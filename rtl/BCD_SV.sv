==> flow/design.v <==
`timescale 1ns / 1ps
module BCD_SV( clk, rst, bin, bout);
input logic [7:0] bin;
input logic clk;
input logic rst;
output logic [7:0] bout;
logic [7:0] cnt;
logic [7:0] bcd_in;
logic [7:0] bcd_out;
logic [4:0] i;
enum logic [1:0]
{
    Init = 2'b00,
    Shift = 2'b01,
    Add = 2'b10,
    Done = 2'b11
}
state, new_state;
always_comb
begin
case (state)
Init: 
        new_state = Shift;
Shift: 
    if (i == 5'd7)
        new_state = Done;
    else 
        new_state = Add;
Add: 
        new_state = Shift;
Done: 
        new_state = Init;
endcase
end
always_ff @(posedge clk)
begin
case (state)
Init: 
    begin
        bcd_in <= bin;
        bcd_out <= 1'b0;
        i <= 5'd0;
    end
Shift:
    begin 
        bcd_out <= {bcd_out, bcd_in[7]};
        bcd_in <= {bcd_in[6:0], 1'b0};
        i <= i + 4'd1;
    end
Add:
    begin
    if (bcd_out[3:0] > 3'b100)
        bcd_out[3:0] <= bcd_out[3:0] + 2'b11;
    if (bcd_out[7:4] > 3'b100)
        bcd_out[7:4] <= bcd_out[7:4] + 2'b11;
    end 
Done: 
   bout <= bcd_out;
endcase
end
always_ff @(posedge clk)
if (rst)
    state <= Init;
else
    state <= new_state;
endmodule
Step by step through the tools: BCD_SV. Tool output for the design above, in the order of the flow. Line numbers count from 1 in the design file above. Operators: Yosys type, input widths -> output width; for muxes data width and select width s. Library cell names are shortened. A cell with - has no value.

Top: BCD_SV. Clock port: clk. Cell library: sky130hd. Corner: tt_025C_1v80.

Word-level counts. Yosys after proc, flatten, opt, wreduce and memory -nomap, before mapping. Memory bits, and registers merged into a memory's read port (data or address), are not among the register bits. Print and check cells are not counted. Equal cells are merged and count once.

The figure for $add $sub $neg is 3. The figure for order comparisons is 2. The figure for equal/unequal tests is 6. The entry for multiplexer cells reads 8. The entry for reductions and logical operators reads 6.

Operators by type and width (number): $pmux 4 s3 (2); $pmux 8 s2 (1); $pmux 5 s2 (1); $add 4x2->4 const B (2); $gt 4x3->1 const B (2); $mux 4 (2); $pmux 2 s3 (1); $add 5x1->5 const B (1); $eq 5x3->1 const B (1); $eq 2x2->1 const B (2); $ne 2x2->1 const B (2); $reduce_and 2->1 (2); $reduce_bool 3->1 (1); $eq 2x1->1 const B (1); $logic_not 2->1 (1); $reduce_bool 2->1 (1); $reduce_or 2->1 (1); $mux 1 (1).

For bits in registers the number is 31. For input bits the number is 10.

Logic depth. Longest topological path by Yosys (ltp), each cell counted once; first at word level (registers and memories cut), then after technology mapping (sequential cells cut; the memories' decode and read muxes count).

The figure for depth after elaboration is 3. The figure for ABC_AREA is 1. The figure for mapped depth is 6. Under mapped depth without buffers stands 6.

Netlist. Source: synth_stat.txt of the flow (Yosys; design flattened, memories mapped). It holds for the ABC_AREA given above (unset counts as 0); a run with the other value may have another netlist.

Under cells in the netlist stands 125. Cell area after synthesis: 1423.9 µm². Sequential part of the area: 950.9 µm². Under flip-flop cells stands 33. Under buffer cells stands 2.

Cells by type (number): edfxtp_1 (29); nand2_1 (33); dfxtp_1 (4); ha_1 (5); inv_1 (15); nand3_1 (7); a21oi_1 (5); o22ai_1 (4); nor2_1 (5); a21oi_2 (2); xor2_1 (2); nand4_1 (2); o22ai_2 (1); buf_6 (1); nor3_2 (1); o21ai_0 (2); inv_2 (2); nand2_2 (1).

Not listed: further types 4, cells in them 4.

Timing after synthesis. OpenSTA on the mapped netlist: ideal clock, no wires. The path of least setup slack (recovery checks aside). Input and output delay are each 20% of the period. Register names are those of the netlist, which keeps one name where synthesis merged equal registers.

Kind: flip-flop to flip-flop. Start point: register state. End point: register bcd_out[0]. Under period stands 2840 ps. Under setup time stands 339 ps. The entry for launch time at the first pin reads 0 ps. For arrival the number is 1001 ps. Under data required time stands 2501 ps. Slack: 1499 ps. Under path delay stands 1340 ps. Under stages on the path stands 5. For buffers on the path the number is 0. For period reached after synthesis the number is 1341 ps.

"path delay" is the arrival time less input delay plus setup time. "stages on the path" counts driving pins, that of a launching flip-flop among them; a cell with two outputs on the path counts twice. "period reached after synthesis" is the clock period less the worst setup slack; recovery checks do not enter. This is arithmetic on one report: input and output delays are still those of the set period (20% each). Where an end lacks its bit number, it is one bit of the signal, or one of the new flip-flops if synthesis recoded a state register. The rows between start and end are the longest chain of elaborated cells between them; the timing report does not say that the signal goes this way. Where chains are equally long, one stands for them. Each line given opens the expression or statement behind the cell; cells for indexed reads and writes are added by Yosys, which also makes memories of some case tables. A register here has more assigning lines than the two given. The path ends at the enable pin of a flip-flop; only ways to that pin are counted.

Path through: dfxtp_1 -> inv_2 -> nand2_2 -> nor2_1 -> a21oi_1. Under cells in the longest elaborated chain stands 3. Elaborated cells between the ends (all ways): 6.

Ends and longest elaborated chain, after synthesis: start: declaration (line 18) `state, new_state;`; start: assignment (line 63) `state <= Init;`; start: assignment (line 65) `state <= new_state;`; $eq 2x2->1 (line 37) `case (state)`; $reduce_bool 3->1; $reduce_and 2->1; end: assignment (line 46) `bcd_out <= {bcd_out, bcd_in[7]};`; end: assignment (line 53) `bcd_out[3:0] <= bcd_out[3:0] + 2'b11;`; end: declaration (line 9) `logic [7:0] bcd_out;`.

Worst path after layout. Path of least setup slack in the final report of job 1 (OpenROAD, finished layout, wires in). Where an end is a register, its clock arrival counts in the times. The report prints the path's times to 10 ps; the period is as set.

Kind: flip-flop to flip-flop. Start point: register bcd_out[0]. End point: register bcd_out[0]. Under period stands 1130 ps. Under setup time stands 310 ps. The entry for launch time at the first pin reads 290 ps. For arrival the number is 1240 ps. Under data required time stands 1110 ps. Slack: -130 ps. Under stages on the path stands 6. For buffers on the path the number is 0.

The rows between start and end are the longest chain of elaborated cells between them; the timing report does not say that the signal goes this way. Where chains are equally long, one stands for them. A register here has more assigning lines than the two given. The path ends at the enable pin of a flip-flop; only ways to that pin are counted.

Path through: edfxtp_1 -> inv_2 -> ha_4 -> inv_2 -> a21oi_2 -> a21oi_2. Under cells in the longest elaborated chain stands 3. Elaborated cells between the ends (all ways): 3.

Ends and longest elaborated chain, after layout: start: declaration (line 9) `logic [7:0] bcd_out;`; start: assignment (line 46) `bcd_out <= {bcd_out, bcd_in[7]};`; start: assignment (line 53) `bcd_out[3:0] <= bcd_out[3:0] + 2'b11;`; $gt 4x3->1 (line 52) `if (bcd_out[3:0] > 3'b100)`; $ne 2x2->1; $reduce_and 2->1; end: assignment (line 46); end: assignment (line 53); end: declaration (line 9).

Memo
Re: implementation data of BCD_SV

Top module BCD_SV; platform sky130hd; tools Yosys and OpenROAD; 2 stored runs in no particular order. Input and output delays are each 20% of the period that was set; the output load is 0.01 pF. "clock period reached": clock period set for the run, less the worst setup slack. It is reckoned from that one timing run; input and output delays stay at 20% of the period that was set. "total power of the final layout" rests on the timing tool's default activity at the inputs, not on a simulated workload.

Job 1 has these settings: period_ns 1.13; CORE_UTILIZATION 35; SETUP_SLACK_MARGIN 0.15; PLACE_DENSITY_LB_ADDON 0.29; HOLD_SLACK_MARGIN 0.14; CORE_ASPECT_RATIO 0.82; CELL_PAD_IN_SITES_GLOBAL_PLACEMENT 3; CELL_PAD_IN_SITES_DETAIL_PLACEMENT 1; ABC_AREA 1; GPL_ROUTABILITY_DRIVEN 1; CTS_CLUSTER_DIAMETER 81; CAP_MARGIN 20; MIN_ROUTING_LAYER met1; CORE_MARGIN 2; SLEW_MARGIN 20. The clock period reached is 1,262 ps. For the total die area the run shows 4,596.7 µm². For the smallest setup slack the run shows -132 ps. The total power of the final layout reads 3,068 uW. The post-route setup TNS is -1,256 ps. The measured post-synthesis cell area is 1,423.9 µm². The worst hold slack in the final report reads 476 ps. The area of the standard cells in the finished layout is 2,085.8 µm².

Job 2 has these settings: period_ns 1.43; CAP_MARGIN 20; CORE_MARGIN 2; CORE_UTILIZATION 40; SLEW_MARGIN 20. The clock period reached is 1,307 ps. For the total die area the run shows 4,133.2 µm². For the smallest setup slack the run shows 123 ps. The total power of the final layout reads 1,954 uW. The post-route setup TNS is 0 ps. The measured post-synthesis cell area is 1,453.9 µm². The worst hold slack in the final report reads 491 ps. The area of the standard cells in the finished layout is 1,766.7 µm².
